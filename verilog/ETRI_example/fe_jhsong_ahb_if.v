==> flow/design.v <==
`timescale 1ns/1ns
module FE_16JHSONG_AHB_IF(
		input              HCLK,
		input              RST,
        input       [31:0] HADDR,
		input       [ 1:0] HTRANS,
		input              HWRITE,
		input       [ 2:0] HBURST,
		input       [ 2:0] HSIZE,
		input       [31:0] HWDATA,
		input       [ 3:0] HPROT,
	    output wire        HGRANT,
		output wire [31:0] HRDATA,
		output reg         HREADY,
		output wire [ 1:0] HRESP,
		input       [31:0] rdata,
		output reg  [ 9:0] addr,
		output reg         wen,
		output reg         en,
		output reg  [31:0] wdata);
	localparam ST_IDLE = 0, ST_WRITE =1, ST_READ0 =2, ST_READ1 = 3;
	reg [1:0] state;
	reg       reg_write;
	assign HRESP = 2'b00;
	assign HGRANT = 1; 
	always@(posedge HCLK) begin
		reg_write <= HWRITE;
	end							  
	always@(posedge HCLK or negedge RST) begin
		if(!RST) begin state <= ST_IDLE;
			en <= 0;
			wen <= 0;
			addr <= 0;
			wdata <= 0;
			HREADY <= 1; end
	    else 
	        case(state) 
	        ST_IDLE : begin
			    HREADY <= 1;
			    wdata <= 0;
			    en <= 0;
			    wen <= 0;	
			    if((HTRANS == 2'b10) && HWRITE) begin 
     			    state <= ST_WRITE;
			  	    en <= 0;
				    wen <= reg_write;
				    addr <= HADDR[9:0]; end
			    else if(HTRANS == 2'b10) begin
    			    state <= ST_READ0;
				    en <= 1;
				    addr <= HADDR[9:0];
				    wen <= reg_write ;
				    HREADY <= 0; end
			    else
    			    state <= ST_IDLE;
			end
			ST_WRITE : begin
			    en <= 1;
				wen <= reg_write;
				state <= ST_IDLE; 
				wdata <= HWDATA;
			end
			ST_READ0 : begin
			    en <= 0;
			    state <= ST_READ1;
			    HREADY<=1; 
			end
			ST_READ1 : begin
			    en <=0;
				state <= ST_IDLE;
				HREADY<=1;
			end
			default : state <= ST_IDLE;
		    endcase
	end	
	assign HRDATA = rdata;
endmodule
Step by step through the tools: FE_16JHSONG_AHB_IF
Tool output for the design above, in the order of the flow.
Line numbers count from 1 in the design file above.
Cell names lack the library's common part.
{"block": "setup", "top": "FE_16JHSONG_AHB_IF", "clock": "HCLK", "library": "sky130hd", "lib_corner": "tt_025C_1v80"}

Word-level counts
Source: Yosys, flattened and elaborated, memories not mapped. Widths are those after wreduce. Registers that Yosys merges into a memory's read port (data or address) are not register bits. Print and check cells do not count. Equal cells are merged and count once.
{"block": "word_totals", "output_inout_bits": 80, "input_bits": 111, "wordCells": 34, "reg_bits": 48}
{"block": "classes", "n_reduce_logical": 8, "n_mux": 15, "n_eq": 4}
{"block": "op_table", "operator": "32-bit parallel mux with 2-bit select", "n": 1}
{"block": "op_table", "operator": "10-bit two-way mux", "n": 2}
{"block": "op_table", "operator": "2-bit == test (second input constant)", "n": 3}
{"block": "op_table", "operator": "2-bit nonzero test", "n": 3}
{"block": "op_table", "operator": "2-bit parallel mux with 3-bit select", "n": 1}
{"block": "op_table", "operator": "1-bit two-way mux", "n": 6}
{"block": "op_table", "operator": "2-bit OR reduction", "n": 2}
{"block": "op_table", "operator": "1-bit parallel mux with 2-bit select", "n": 2}
{"block": "op_table", "operator": "2-bit two-way mux", "n": 2}
{"block": "op_table", "operator": "1-bit parallel mux with 3-bit select", "n": 1}
{"block": "op_table", "operator": "2-bit by 1-bit == test with 1-bit output (second input constant)", "n": 1}
{"block": "op_table", "operator": "2-bit logical NOT", "n": 1}
{"block": "op_table", "operator": "2-bit AND reduction", "n": 1}
{"block": "op_table", "operator": "1-bit logical AND", "n": 1}

Longest topological paths
Longest topological path by Yosys (ltp), each cell counted once; first at word level (registers and memories cut), then after technology mapping (sequential cells cut; the memories' decode and read muxes count).
{"block": "depth", "word_depth": 4, "ABC_AREA": 0, "depth_mapped": 4, "depth_no_buf": 2}

Synthesis result
The flow's flattened synthesis, as Yosys stat reports it; memories are mapped. The netlist is that of the ABC_AREA named above (0 if unset); the other value can give another one.
Totals and module areas in this step are rounded.
{"block": "synth_totals", "ff_cells": 50, "n_buf": 43, "cells": 153, "sequential_area_um2": 1249, "mapped_area_um2": 2086}
{"block": "by_type", "cell": "dfrtp_1", "n": 47, "type_area_um2": 1.18E+03}
{"block": "by_type", "cell": "a22o_1", "n": 32, "type_area_um2": 280.269}
{"block": "by_type", "cell": "buf_4", "n": 35, "type_area_um2": 262.752}
{"block": "by_type", "cell": "mux2_4", "n": 8, "type_area_um2": 120.115}
{"block": "by_type", "cell": "dfstp_2", "n": 2, "type_area_um2": 52.55}
{"block": "by_type", "cell": "mux2_2", "n": 2, "type_area_um2": 22.522}
{"block": "by_type", "cell": "buf_2", "n": 4, "type_area_um2": 20.019}
{"block": "by_type", "cell": "dfxtp_1", "n": 1, "type_area_um2": 20.019}
{"block": "by_type", "cell": "and4bb_2", "n": 1, "type_area_um2": 12.512}
{"block": "by_type", "cell": "buf_6", "n": 1, "type_area_um2": 11.261}
{"block": "by_type", "cell": "clkbuf_1", "n": 3, "type_area_um2": 11.261}
{"block": "by_type", "cell": "inv_1", "n": 3, "type_area_um2": 11.261}
{"block": "by_type", "cell": "nand3b_2", "n": 1, "type_area_um2": 11.261}
{"block": "by_type", "cell": "nor2_1", "n": 3, "type_area_um2": 11.261}
{"block": "by_type", "cell": "a211o_1", "n": 1, "type_area_um2": 8.758}
{"block": "by_type", "cell": "o41ai_1", "n": 1, "type_area_um2": 8.758}
{"block": "by_type", "cell": "or3b_2", "n": 1, "type_area_um2": 8.758}
{"block": "by_type", "cell": "conb_1", "n": 2, "type_area_um2": 7.507}
Not listed: further types 5, cells in them 5.

Path before layout
OpenSTA on the mapped netlist: ideal clock, no wires. The path of least setup slack (recovery checks aside). Input and output delay are each 20% of the period. Register names are those of the netlist, which keeps one name where synthesis merged equal registers.
{"block": "synth_path", "path_kind": "register -> register", "startpoint": "register state", "endpoint": "register addr[1]", "slack_ns": 0.281, "delay_ns": 1.239, "setup_time_ns": 0.125, "stages": 4, "required_time_ns": 1.395, "clock_period_ns": 1.52, "arrival_ns": 1.114, "path_buffers": 1, "t_first_pin_ns": 0.000, "period_less_setup_slack_ns": 1.239}
"delay_ns" = arrival - input delay + setup time.
"stages" counts driving pins, that of a launching flip-flop among them; a cell with two outputs on the path counts twice.
"period_less_setup_slack_ns" = period - worst setup slack (recovery checks aside). The figure is calculated, with input and output delays left at 20% of the set period.
An end named without its bit number is one bit of that signal or, where synthesis recoded a state register, one of its new flip-flops.
At most two assigning lines are given for a register; there are more.
{"block": "synth_between", "cell_sequence": "dfstp_2 -> nand3b_2 -> buf_6 -> mux2_4"}
{"block": "synth_rtl", "element": "start: declaration", "line_no": 22, "rtl": "reg [1:0] state;"}
{"block": "synth_rtl", "element": "start: assignment", "line_no": 30, "rtl": "if(!RST) begin state <= ST_IDLE;"}
{"block": "synth_rtl", "element": "start: assignment", "line_no": 44, "rtl": "state <= ST_WRITE;"}
{"block": "synth_rtl", "element": "end: assignment", "line_no": 47, "rtl": "addr <= HADDR[9:0]; end"}
{"block": "synth_rtl", "element": "end: assignment", "line_no": 51, "rtl": "addr <= HADDR[9:0];"}
{"block": "synth_rtl", "element": "end: declaration", "line_no": 17, "rtl": "output reg [ 9:0] addr,"}
No chain of elaborated cells between the ends is given.

Path in the finished layout
From the final timing report of flow run 1: the path of least setup slack in the routed layout; clock arrival at registers is part of the times.
{"block": "layout_path", "path_kind": "register -> output", "startpoint": "register HREADY", "endpoint": "output HREADY", "required_time_ns": 2.22, "out_delay_ns": 0.55, "slack_ns": 0.85, "stages": 2, "clock_period_ns": 2.77, "path_buffers": 1, "arrival_ns": 1.36, "t_first_pin_ns": 0.28}
At most two assigning lines are given for a register; there are more.
{"block": "layout_between", "cell_sequence": "dfstp_2 -> clkdlybuf4s50_1", "elab_chain_len": 0, "cells_between": 0, "cone_lines": 0}
{"block": "layout_rtl", "element": "start: declaration", "line_no": 14, "rtl": "output reg HREADY,"}
{"block": "layout_rtl", "element": "start: assignment", "line_no": 35, "rtl": "HREADY <= 1; end"}
{"block": "layout_rtl", "element": "start: assignment", "line_no": 39, "rtl": "HREADY <= 1;"}
{"block": "layout_rtl", "element": "end: declaration", "line_no": 14}

==> runs of FE_16JHSONG_AHB_IF <==
Top module FE_16JHSONG_AHB_IF; platform sky130hd; tools Yosys and OpenROAD; 2 stored runs in no particular order. Input and output delays are each 20% of the period that was set; the output load is 0.01 pF.
By "achieved_period_ns" is meant the clock period of the run minus its worst setup slack. This is arithmetic on one report: input and output delays are still those of the set period (20% each).
"timing.worst_path_ns" = time allowed to the worst setup path (clock period - input delay - output delay, where it has them) - its slack; a late launch clock adds to it, a late capture clock takes from it.
By "totalPower_w" is meant OpenSTA's value without simulated activity: inputs other than the clock are taken to toggle once in ten clock periods, and the tool carries that through the logic.
The measured numbers are rounded.

Flow run 1
==> flow/run.sh <==
#!/bin/bash
# the make line also repeats the synthesis and layout settings of config.mk as NAME=value (left out here)
make -C /OpenROAD-flow-scripts/flow DESIGN_CONFIG=/design/flow/config.mk WORK_HOME=/design/flow/orfs CLKGATE_MAP_FILE= finish
==> flow/config.mk <==
export PLATFORM = sky130hd
export DESIGN_NAME = FE_16JHSONG_AHB_IF
export DESIGN_NICKNAME = FE_16JHSONG_AHB_IF
export VERILOG_FILES = /design/flow/design.v
export SDC_FILE = /design/flow/constraint.sdc
export NUM_CORES = 4
export LEC_CHECK = 0
export CAP_MARGIN = 20
export CORE_MARGIN = 2
export CORE_UTILIZATION = 40
export SLEW_MARGIN = 20
==> flow/constraint.sdc <==
create_clock -name core_clock -period 2.77 [get_ports {HCLK}]
set_input_delay 0.5540 -clock core_clock [delete_from_list [all_inputs] [get_ports {HCLK}]]
set_output_delay 0.5540 -clock core_clock [all_outputs]
set_load 0.01 [all_outputs]

==> results of flow run 1, as JSON <==
{
  "timing.worst_path_ns": 1.36,
  "timing.worst_path_kind": "register -> output",
  "die_area_um2": 5808,
  "utilization_pct": 57.0,
  "totalPower_w": 0.001227,
  "ws_setup_ns": 0.854,
  "timing.setup.tns_ns": 0.000,
  "finalCellArea_um2": 2890,
  "achieved_period_ns": 1.916,
  "post_synth_area_um2": 2086
}

Flow run 2
==> flow/run.sh <==
#!/bin/bash
# the make line also repeats the synthesis and layout settings of config.mk as NAME=value (left out here)
make -C /OpenROAD-flow-scripts/flow DESIGN_CONFIG=/design/flow/config.mk WORK_HOME=/design/flow/orfs CLKGATE_MAP_FILE= finish
==> flow/config.mk <==
export PLATFORM = sky130hd
export DESIGN_NAME = FE_16JHSONG_AHB_IF
export DESIGN_NICKNAME = FE_16JHSONG_AHB_IF
export VERILOG_FILES = /design/flow/design.v
export SDC_FILE = /design/flow/constraint.sdc
export NUM_CORES = 4
export LEC_CHECK = 0
export CAP_MARGIN = 20
export CORE_ASPECT_RATIO = 1.35
export CORE_MARGIN = 2
export CORE_UTILIZATION = 64
export CTS_CLUSTER_DIAMETER = 106
export GPL_ROUTABILITY_DRIVEN = 1
export PLACE_DENSITY = 0.9
export SETUP_SLACK_MARGIN = 0.01
export SLEW_MARGIN = 10
==> flow/constraint.sdc <==
create_clock -name core_clock -period 2.63 [get_ports {HCLK}]
set_input_delay 0.5260 -clock core_clock [delete_from_list [all_inputs] [get_ports {HCLK}]]
set_output_delay 0.5260 -clock core_clock [all_outputs]
set_load 0.01 [all_outputs]

==> results of flow run 2, as JSON <==
{
  "utilization_pct": 90.1,
  "totalPower_w": 0.001403,
  "die_area_um2": 3737,
  "post_synth_area_um2": 2086,
  "timing.worst_path_ns": 1.39,
  "timing.worst_path_kind": "register -> output",
  "ws_setup_ns": 0.719,
  "achieved_period_ns": 1.911,
  "timing.setup.tns_ns": 0.000,
  "finalCellArea_um2": 2869
}
